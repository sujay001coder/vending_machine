==> flow/design.v <==
module fsm(clock,reset,coin,vend,state,change);
input clock;
input reset;
input [2:0]coin;
output vend;
output [2:0]state;
output [2:0]change;
reg vend;
reg [2:0]change;
wire [2:0]coin;
  parameter [2:0]FIVE_RUPEE=3'b001;
  parameter [2:0]TEN_RUPEE=3'b010;
  parameter [2:0]FIFTEEN_RUPEE=3'b011;
  parameter [2:0]TWENTY_RUPEE=3'b101;
  parameter [2:0]IDLE=3'b000;
  parameter [2:0]FIVE=3'b001;
  parameter [2:0]TEN=3'b010;
  parameter [2:0]FIFTEEN=3'b011;
  parameter [2:0]TWENTY=3'b100;
  parameter [2:0]TWENTYFIVE=3'b101;
reg [2:0]state,next_state;
always @(state or coin)
begin
next_state=0; 
case(state)
  IDLE: case(coin)  
FIVE_RUPEE: next_state =FIVE;
TEN_RUPEE: next_state =TEN;
TWENTY_RUPEE: next_state =TWENTY;
default: next_state =IDLE;
endcase
  FIVE: case(coin) 
FIVE_RUPEE: next_state =TEN;
TEN_RUPEE: next_state =FIFTEEN;
TWENTY_RUPEE: next_state =TWENTYFIVE;  
default: next_state =FIVE;
endcase
  TEN: case(coin)  
FIVE_RUPEE: next_state =FIFTEEN;
TEN_RUPEE: next_state =TWENTY;
TWENTY_RUPEE: next_state =IDLE;  
default: next_state =TEN;
endcase
  FIFTEEN: case(coin)  
FIVE_RUPEE: next_state =TWENTY;
TEN_RUPEE: next_state =TWENTYFIVE;
TWENTY_RUPEE: next_state =IDLE; 
default: next_state =FIFTEEN;
endcase
  TWENTY: case(coin)  
FIVE_RUPEE: next_state =TWENTYFIVE;
TEN_RUPEE: next_state=IDLE;  
TWENTY_RUPEE: next_state =IDLE; 
default: next_state =TWENTY;
endcase
TWENTYFIVE: next_state =IDLE;
default : next_state =IDLE;
endcase
end
  always @(posedge clock)
begin  
if(reset) begin
state <= IDLE;
vend <= 1'b0;
 change <= 3'b000;
end  
else state <= next_state;
 case (state) 
IDLE: begin vend <= 1'b0;
  change <=3'd0;
end
   FIVE: begin 
     if (coin==TWENTY_RUPEE) begin
        vend <= 1'b0;
       change <=3'd0;
     end
     else begin
        vend <= 1'b0;
       change <=3'd0;
     end
       end
     TEN: begin
       if (coin==TWENTY_RUPEE) begin 
     vend <= 1'b1;
    change <=3'd0; 
       end
  else  begin
     vend <= 1'b0;
    change <= 3'd0;
  end
    end
  FIFTEEN : begin
    if (coin==TWENTY_RUPEE) begin
      vend <= 1'b1; 
      change <=FIVE_RUPEE;
  end
    else begin
       vend <= 1'b0; 
      change<=3'd0;
    end
  end
    TWENTY : begin 
      if (coin==TEN_RUPEE) begin
        vend <= 1'b1;
        change <=3'd0;
      end
      else if (coin==TWENTY_RUPEE) begin
        vend <= 1'b1;
        change <=TEN_RUPEE;
      end
    end
        TWENTYFIVE : begin
          if(coin==FIVE_RUPEE) begin
          vend <= 1'b1;
          change <=3'd0;
          end
          else if(coin==TEN_RUPEE) begin
            vend <= 1'b1;
          change <=FIVE_RUPEE;
          end
          else begin
            vend <= 1'b1;
          change <=FIFTEEN_RUPEE;
          end
        end
default: state <= IDLE;
endcase
end
endmodule
# Step by step through the tools: fsm
# The steps from the RTL of fsm to its reports follow in flow order.
# Lines are those of the file above, counted from 1.
# Cell names lack the library's common part.
# A cell with - has no value.
[inputs]
design = "fsm"
clk_port = "clock"
library = "sky130hd"
pvt_corner = "tt_025C_1v80"

# Word-level counts
# Counts by Yosys on the flattened word-level netlist (proc, flatten, opt, wreduce; memories kept). Register bits leave out memories and registers merged into their read ports (data or address); mux counts leave out enables and synchronous resets folded into registers. Print and check cells are left out.
[word_totals]
reg_bits = 7
inputBits = 5
out_inout_bits = 7
[op_classes]
equal = 8
mux = 18
logic = 1
reduce_and_logical = 7
[ops]
columns = ["cell", "n"]
rows = [
  ["3-bit parallel mux with 3-bit select", 4],
  ["3-bit parallel mux with 5-bit select", 1],
  ["3-bit parallel mux with 4-bit select", 1],
  ["3-bit by 2-bit == test with 1-bit output (second input constant)", 3],
  ["3-bit == test (second input constant)", 3],
  ["3-bit two-way mux", 3],
  ["2-bit OR reduction", 4],
  ["3-bit by 1-bit == test with 1-bit output (second input constant)", 2],
  ["6-bit OR reduction", 1],
  ["3-bit parallel mux with 2-bit select", 1],
  ["1-bit two-way mux", 5],
  ["1-bit parallel mux with 4-bit select", 1],
  ["2-bit two-way mux", 2],
  ["3-bit logical NOT", 1],
  ["3-bit OR reduction", 1],
  ["1-bit NOT", 1],
]

# Depth
# Longest topological path by Yosys (ltp), each cell counted once; first at word level (registers and memories cut), then after technology mapping (sequential cells cut; the memories' decode and read muxes count).
[depth]
word_depth = 4
abc_area = 0
ltp_mapped = 5
mapped_depth_nobuf = 4

# After synthesis
# The flow's flattened synthesis, as Yosys stat reports it; memories are mapped. The netlist is that of the ABC_AREA named above (0 if unset); the other value can give another one.
[types]
columns = ["cell", "n"]
rows = [
  ["dfxtp_1", 7],
  ["o21ai_0", 4],
  ["nor2_1", 5],
  ["nand4b_1", 2],
  ["a21oi_1", 3],
  ["nand2_1", 4],
  ["nor3_1", 3],
  ["nand2b_1", 2],
  ["nor2b_1", 2],
  ["buf_2", 2],
  ["nand3_1", 2],
  ["a22o_1", 1],
  ["a2bb2oi_1", 1],
  ["nor4b_1", 1],
  ["o32ai_1", 1],
  ["or3b_1", 1],
  ["buf_4", 1],
  ["inv_1", 2],
]
# Other cell types: 9; their cells: 9.
[mapped]
cells = 53
mapped_area_um2 = 405.4
seqArea_um2 = 140.1
ffs = 7
n_buf = 3

# Worst setup path after synthesis
# OpenSTA on the mapped netlist: ideal clock, no wires. The path of least setup slack (recovery checks aside). Input and output delay are each 20% of the period. Register names are those of the netlist, which keeps one name where synthesis merged equal registers.
[synth_path]
path_kind = "register to register"
start = "register state[0]"
end = "register change[1]"
tclk_ps = 1250
setup_ps = 116
launch_ps = 0
arrival_ps = 1042
slack_ps = 93
delay_ps = 1158
path_stages = 6
period_less_setup_slack_ps = 1157
# "delay_ps" = arrival - input delay + setup time.
# "path_stages" counts driving pins, that of a launching flip-flop among them; a cell with two outputs on the path counts twice.
# "period_less_setup_slack_ps" = period - worst setup slack (recovery checks aside). The figure is calculated, with input and output delays left at 20% of the set period.
# Between the ends stands the longest chain of elaborated cells between them, by number of cells; it is not shown to be the way that was timed. Of several equally long chains one is given.
# Each line given opens the expression or statement behind the cell; cells for indexed reads and writes are added by Yosys, which also makes memories of some case tables.
# At most two assigning lines are given for a register; there are more.
[synth_between]
path_cell_list = "dfxtp_1 -> buf_2 -> inv_1 -> o21ai_0 -> nand2_1 -> and3_1"
elab_chain_len = 3
cells_between = 8
[synth_lines]
columns = ["element", "line", "source"]
rows = [
  ["from (decl)", 6, "output [2:0]state;"],
  ["from (assign)", 63, "state <= IDLE;"],
  ["from (assign)", 67, "else state <= next_state;"],
  ["3-bit by 2-bit == test with 1-bit output", 68, "case (state)"],
  ["3-bit OR reduction", "-", ""],
  ["3-bit parallel mux with 4-bit select", 68, ""],
  ["to (assign)", 65, "change <= 3'b000;"],
  ["to (assign)", 70, "change <=3'd0;"],
  ["to (decl)", 7, "output [2:0]change;"],
]

# Path in the finished layout
# Path of least setup slack in the final report of run 1 (OpenROAD, finished layout, wires in). Where an end is a register, its clock arrival counts in the times.
# The report prints the path's times to 10 ps; the period is as set.
[layout_path]
path_kind = "register to output"
start = "register state[2]"
end = "output port state[2]"
tclk_ps = 1840
out_delay_ps = 370
launch_ps = 250
arrival_ps = 1260
slack_ps = 210
path_stages = 2
# At most two assigning lines are given for a register; there are more.
[layout_between]
path_cell_list = "dfxtp_1 -> clkdlybuf4s50_1"
elab_chain_len = 0
cells_between = 0
lines_between = 0
[layout_lines]
columns = ["element", "line", "source"]
rows = [
  ["from (decl)", 6, "output [2:0]state;"],
  ["from (assign)", 63, "state <= IDLE;"],
  ["from (assign)", 67, "else state <= next_state;"],
  ["to (decl)", 6, ""],
]

# Stored flow runs of fsm (2 of them; Yosys, OpenROAD, sky130hd). They differ in their settings and are not a sequence. Constraints: input delay and output delay 20% of the set period each, output load 0.01 pF.
# "worst_path_allowed_less_slack_ps" means the part of the period allowed to the worst setup path (the constraints hold back 20% at inputs and 20% at outputs) less its slack; where the path has registers, the arrival times of their clocks count too.
# By "design_power_mw" is meant OpenSTA's value without simulated activity: inputs other than the clock are taken to toggle once in ten clock periods, and the tool carries that through the logic.
# "worst_path_allowed_less_slack_ps" is known to 10 ps.

[[run]]
name = "run 1"
[run.settings]
period_ns = 1.84
CORE_UTILIZATION = 20
SETUP_SLACK_MARGIN = 0.2
PLACE_DENSITY = 0.72
CORE_MARGIN = 8
TNS_END_PERCENT = 20
ABC_AREA = 0
GPL_TIMING_DRIVEN = 0
CTS_CLUSTER_DIAMETER = 73
SLEW_MARGIN = 20
MAX_ROUTING_LAYER = "met4"
CAP_MARGIN = 20
[run.results]
design_power_mw = 0.4005
ws_hold_ps = 459
final_setup_tns_ps = 0
worst_path_allowed_less_slack_ps = 1260
worstPathKind = "register to output"
worst_setup_slack_ps = 213
design.die.area_um2 = 3723.4
synthArea_um2 = 405.4
finalCellArea_um2 = 574.3

[[run]]
name = "run 2"
[run.settings]
period_ns = 1.6
CORE_UTILIZATION = 30
PLACE_DENSITY = 0.49
CELL_PAD_IN_SITES_GLOBAL_PLACEMENT = 2
TNS_END_PERCENT = 35
GPL_ROUTABILITY_DRIVEN = 0
SLEW_MARGIN = 35
MIN_ROUTING_LAYER = "met2"
CAP_MARGIN = 20
CORE_MARGIN = 2
[run.results]
design_power_mw = 0.4923
ws_hold_ps = 470
final_setup_tns_ps = 0
worst_path_allowed_less_slack_ps = 1230
worstPathKind = "input to register"
worst_setup_slack_ps = 54
design.die.area_um2 = 1661.4
synthArea_um2 = 405.4
finalCellArea_um2 = 623.1
